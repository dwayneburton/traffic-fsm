==> flow/design.v <==
module traffic # (
    parameter CYCLES_PER_SEC = 125000000  
)(
    input  clk,                  
    input  i_maintenance,        
    input  [3:0] i_ped_buttons,  
    output [2:0] o_light_ns,     
    output [2:0] o_light_ew,     
    output       o_light_ped     
);
localparam GREEN_LIGHT  = 3'b010;
localparam YELLOW_LIGHT = 3'b110;
localparam RED_LIGHT    = 3'b100;
logic [2:0] r_light_ns, r_light_ew;
logic       r_light_ped;
localparam QUARTER_SEC_CYCLES = CYCLES_PER_SEC / 4;
enum {NS_G, NS_Y, EW_G, EW_Y, PED_CROSS, PED_BLINK} state, next_state;
logic [3:0]  time_count;
logic [27:0] cycle_count;
logic        ped_flag;
logic        ped_blink_toggle;
always_ff @(posedge clk) begin
    if (state == PED_CROSS || state == PED_BLINK)
        ped_flag <= 0;
    else if (i_ped_buttons != 0)
        ped_flag <= 1;
    if (i_maintenance) begin
        time_count        <= 0;
        cycle_count       <= 0;
        state             <= NS_G;
        ped_flag          <= 0;
        ped_blink_toggle  <= 0;
    end else begin
        if (cycle_count == CYCLES_PER_SEC - 1) begin
            cycle_count <= 0;
            if (next_state == NS_G && state != next_state)
                time_count <= 0;
            else
                time_count <= time_count + 1;
            state <= next_state;
        end else begin
            cycle_count <= cycle_count + 1;
        end
        if (state == PED_BLINK) begin
            if (cycle_count == QUARTER_SEC_CYCLES - 1 ||
                cycle_count == (2 * QUARTER_SEC_CYCLES) - 1 ||
                cycle_count == (3 * QUARTER_SEC_CYCLES) - 1 ||
                cycle_count == (4 * QUARTER_SEC_CYCLES) - 1)
                ped_blink_toggle <= ~ped_blink_toggle;
        end else begin
            ped_blink_toggle <= 0;
        end
    end
end
always_comb begin: state_decoder
    case (state)
        NS_G:       next_state = (time_count == 2) ? NS_Y       : NS_G;
        NS_Y:       next_state = (time_count == 4) ? EW_G       : NS_Y;
        EW_G:       next_state = (time_count == 7) ? EW_Y       : EW_G;
        EW_Y:       next_state = (time_count == 9) ? (ped_flag ? PED_CROSS : NS_G) : EW_Y;
        PED_CROSS:  next_state = (time_count == 11)? PED_BLINK  : PED_CROSS;
        PED_BLINK:  next_state = (time_count == 13)? NS_G       : PED_BLINK;
        default:    next_state = NS_G;
    endcase
end
always_comb begin: out_decoder
    r_light_ped = 0;
    case (state)
        NS_G: begin
            r_light_ns   = GREEN_LIGHT;
            r_light_ew   = RED_LIGHT;
            r_light_ped  = 0;
        end
        NS_Y: begin
            r_light_ns   = YELLOW_LIGHT;
            r_light_ew   = RED_LIGHT;
            r_light_ped  = 0;
        end
        EW_G: begin
            r_light_ns   = RED_LIGHT;
            r_light_ew   = GREEN_LIGHT;
            r_light_ped  = 0;
        end
        EW_Y: begin
            r_light_ns   = RED_LIGHT;
            r_light_ew   = YELLOW_LIGHT;
            r_light_ped  = 0;
        end
        PED_CROSS: begin
            r_light_ns   = RED_LIGHT;
            r_light_ew   = RED_LIGHT;
            r_light_ped  = 1;
        end
        PED_BLINK: begin
            r_light_ns   = RED_LIGHT;
            r_light_ew   = RED_LIGHT;
            r_light_ped  = ped_blink_toggle;
        end
        default: begin
            r_light_ns   = GREEN_LIGHT;
            r_light_ew   = RED_LIGHT;
            r_light_ped  = 0;
        end
    endcase
end
assign o_light_ns   = r_light_ns;
assign o_light_ew   = r_light_ew;
assign o_light_ped  = r_light_ped;
endmodule
-- From RTL to reports: traffic
What the tools print for traffic, step after step.
Lines are those of the file above, counted from 1.
Library cell names are shortened.
Not given: --
- top module: traffic
- clock input: clk
- standard-cell library: sky130hd
- timing corner: tt_025C_1v80

-- Word-level counts
Counts by Yosys on the flattened word-level netlist (proc, flatten, opt, wreduce; memories kept). Register bits leave out memories and registers merged into their read ports (data or address); mux counts leave out enables and synchronous resets folded into registers. Print and check cells are left out. Cells with the same type and inputs are merged into one.
- noted register bits: 66
- noted input bits: 6
- output and inout bits at 7
- cells after elaboration at 49
- noted $add $sub $neg: 2
- eq/ne operators at 16
- multiplexer cells at 12
- bitwise operators at 2
- noted reductions and logical operators: 12
- operators by type and width (kind ; count):
    equality test 32 x 2 -> 1 bit (second input constant) ; 2
    equality test 32 x 3 -> 1 bit (second input constant) ; 2
    logical NOT 32 bit ; 2
    equality test 28 x 27 -> 1 bit (second input constant) ; 2
    equality test 32 x 1 -> 1 bit (second input constant) ; 1
    inequality test 32 bit ; 1
    adder 28 x 1 -> 28 bit (second input constant) ; 1
    equality test 28 x 25 -> 1 bit (second input constant) ; 1
    equality test 28 x 26 -> 1 bit (second input constant) ; 1
    parallel mux 3 bit (select 6 bit) ; 1
    equality test 4 bit (second input constant) ; 3
    parallel mux 3 bit (select 2 bit) ; 2
    2-to-1 mux 3 bit ; 3
    equality test 4 x 3 -> 1 bit (second input constant) ; 2
    OR reduction 2 bit ; 3
    logical OR 1 bit ; 4
    adder 4 x 1 -> 4 bit (second input constant) ; 1
    equality test 4 x 2 -> 1 bit (second input constant) ; 1
    nonzero test 4 bit ; 1
    OR reduction 4 bit ; 1
    2-to-1 mux 4 bit ; 1
    2-to-1 mux 1 bit ; 3
    NOT 1 bit ; 2
    parallel mux 1 bit (select 2 bit) ; 1
    2-to-1 mux 2 bit ; 1
    logical AND 1 bit ; 1

-- Logic depth
Depth = most cells in a row (Yosys ltp): at word level without a register or memory, in the mapped netlist without a sequential cell, where the memories' decode and read muxes count.
- noted word-level depth: 6
- noted ABC_AREA: 0
- noted depth in mapped cells: 9
- mapped depth without buffers at 7

-- After synthesis
Yosys stat after the flow's synthesis: flattened, memories mapped to cells. It holds for the ABC_AREA given above (unset counts as 0); a run with the other value may have another netlist.
Totals and module areas in this step are rounded.
- cells by type (cell type ; count ; area in all (um2)):
    dfxtp_1 ; 37 ; 740.71
    xor2_1 ; 20 ; 175.168
    nor2_1 ; 39 ; 146.39
    nand3_1 ; 19 ; 95.091
    nand2_1 ; 22 ; 82.579
    nand4_1 ; 13 ; 81.328
    buf_12 ; 3 ; 60.058
    xnor2_1 ; 6 ; 52.55
    a21oi_1 ; 10 ; 50.048
    ha_1 ; 4 ; 50.048
    nand2b_1 ; 6 ; 37.536
    nor2b_1 ; 6 ; 37.536
    nor3_1 ; 6 ; 30.029
    nor4bb_1 ; 3 ; 30.029
    inv_1 ; 7 ; 26.275
    nor4b_1 ; 3 ; 26.275
    and2_1 ; 4 ; 25.024
    nor4_2 ; 2 ; 25.024
Not listed: further types 29, cells in them 44.
- standard cells after synthesis at 254
- noted synthesis area: 0.0021 mm2
- noted area of sequential cells: 0.00074 mm2
- flip-flops: 37
- buffers: 14

-- Path before layout
Path of least setup slack by OpenSTA after synthesis, without wires, with an ideal clock, recovery checks aside; 20% of the period is set as input and as output delay. Where synthesis merged equal registers, the netlist keeps one of their names.
- path type: reg-to-reg
- from: register cycle_count[20]
- to: register cycle_count[2]
- period at 2.29 ns
- noted setup time: 0.115 ns
- time at the first pin: 0.000 ns
- arrival time: 1.823 ns
- data required time: 2.175 ns
- noted setup slack: 0.352 ns
- delay of the path at 1.938 ns
- stages on the path at 9
- path buffers: 3
- synthesis period reached at 1.938 ns
"delay of the path" = arrival - input delay + setup time.
"stages on the path": output pins that drive a net of the path, with the launching flip-flop's if there is one; two outputs of one cell count as two.
"synthesis period reached" is the clock period less the worst setup slack; recovery checks do not enter. This is arithmetic on one report: input and output delays are still those of the set period (20% each).
Between the ends stands the longest chain of elaborated cells between them, by number of cells; it is not shown to be the way that was timed. Of several equally long chains one is given.
Each line given opens the expression or statement behind the cell; cells for indexed reads and writes are added by Yosys, which also makes memories of some case tables.
At most two assigning lines are given for a register; there are more.
- path through: dfxtp_1 > nand4_1 > or4_4 > or3_1 > buf_6 > nand2b_4 > buf_12 > buf_12 > nor2_1
- cells in the longest elaborated chain at 2
- elaborated cells between the ends (all ways): 2
- classes of those cells: 1 x eq/ne; 1 x reduce/logical
- ends and longest elaborated chain, after synthesis (element ; RTL line ; source):
    start: declaration ; 19 ; logic [27:0] cycle_count;
    start: assignment ; 29 ; cycle_count       <= 0;
    start: assignment ; 42 ; cycle_count <= cycle_count + 1;
    equality test 28 x 27 -> 1 bit ; 34 ; if (cycle_count == CYCLES_PER_SEC - 1) begin
    OR reduction 2 bit ; -- ;
    end: assignment ; 35 ; cycle_count <= 0;
    end: assignment ; 42 ;
    end: declaration ; 19 ;

-- Worst path after layout
Path of least setup slack in the final report of job 1 (OpenROAD, finished layout, wires in). Where an end is a register, its clock arrival counts in the times.
- path type: reg-to-output
- from: register state[1]
- to: output port o_light_ew[1]
- period at 2.24 ns
- output delay: 0.45 ns
- time at the first pin: 0.35 ns
- arrival time: 1.85 ns
- data required time: 1.79 ns
- noted setup slack: -0.05 ns
- stages on the path at 4
- path buffers: 2
Between the ends stands the longest chain of elaborated cells between them, by number of cells; it is not shown to be the way that was timed. Of several equally long chains one is given.
- path through: dfxtp_1 > buf_4 > nor2b_1 > clkdlybuf4s50_1
- cells in the longest elaborated chain at 2
- elaborated cells between the ends (all ways): 3
- classes of those cells: 2 x eq/ne; 1 x mux
- ends and longest elaborated chain, after layout (element ; RTL line ; source):
    start: declaration ; 17 ; enum {NS_G, NS_Y, EW_G, EW_Y, PED_CROSS, PED_BLINK} state, next_state;
    start: assignment ; 30 ; state             <= NS_G;
    start: assignment ; 40 ; state <= next_state;
    equality test 32 x 2 -> 1 bit ; 68 ; case (state)
    parallel mux 3 bit (select 2 bit) ; 68 ;
    end: declaration ; 8 ; output [2:0] o_light_ew,

Subject: traffic on sky130hd, stored results

Hello all,

Measured results for traffic: 2 stored runs of the Yosys and OpenROAD flow on sky130hd. The settings differ; the order carries no meaning. The constraints put input and output delay at 20% of the set period each and load the outputs with 0.01 pF.
"clock period achieved" = clock period - worst setup slack. The figure is calculated, with input and output delays left at 20% of the set period.
Values from the reports are rounded here.

Job 1
Settings were period_ns = 2.24; CORE_UTILIZATION = 59; SETUP_SLACK_MARGIN = -0.21; PLACE_DENSITY = 0.41; CORE_MARGIN = 8; TNS_END_PERCENT = 55; CTS_CLUSTER_SIZE = 96; CTS_CLUSTER_DIAMETER = 211; SLEW_MARGIN = 15; MIN_ROUTING_LAYER = met2; CAP_MARGIN = 20
- setup slack of the worst path: -0.055 ns
- clock period achieved at 2.295 ns
- noted the total die area: 0.0057 mm2
- standard-cell area after routing at 0.0023 mm2
- setup TNS at -0.089 ns
- noted the Yosys chip area after synthesis: 0.0021 mm2

Job 2
Settings were period_ns = 2.83; CORE_UTILIZATION = 41; SETUP_SLACK_MARGIN = 0.38; PLACE_DENSITY_LB_ADDON = 0.22; CORE_ASPECT_RATIO = 1.09; CELL_PAD_IN_SITES_GLOBAL_PLACEMENT = 2; CELL_PAD_IN_SITES_DETAIL_PLACEMENT = 0; ABC_AREA = 0; GPL_TIMING_DRIVEN = 0; CTS_CLUSTER_SIZE = 56; CTS_CLUSTER_DIAMETER = 385; MIN_ROUTING_LAYER = met2; CAP_MARGIN = 20; CORE_MARGIN = 2; SLEW_MARGIN = 20
- setup slack of the worst path: 0.51 ns
- clock period achieved at 2.320 ns
- noted the total die area: 0.0057 mm2
- standard-cell area after routing at 0.0024 mm2
- setup TNS at 0.000 ns
- noted the Yosys chip area after synthesis: 0.0021 mm2

Thanks
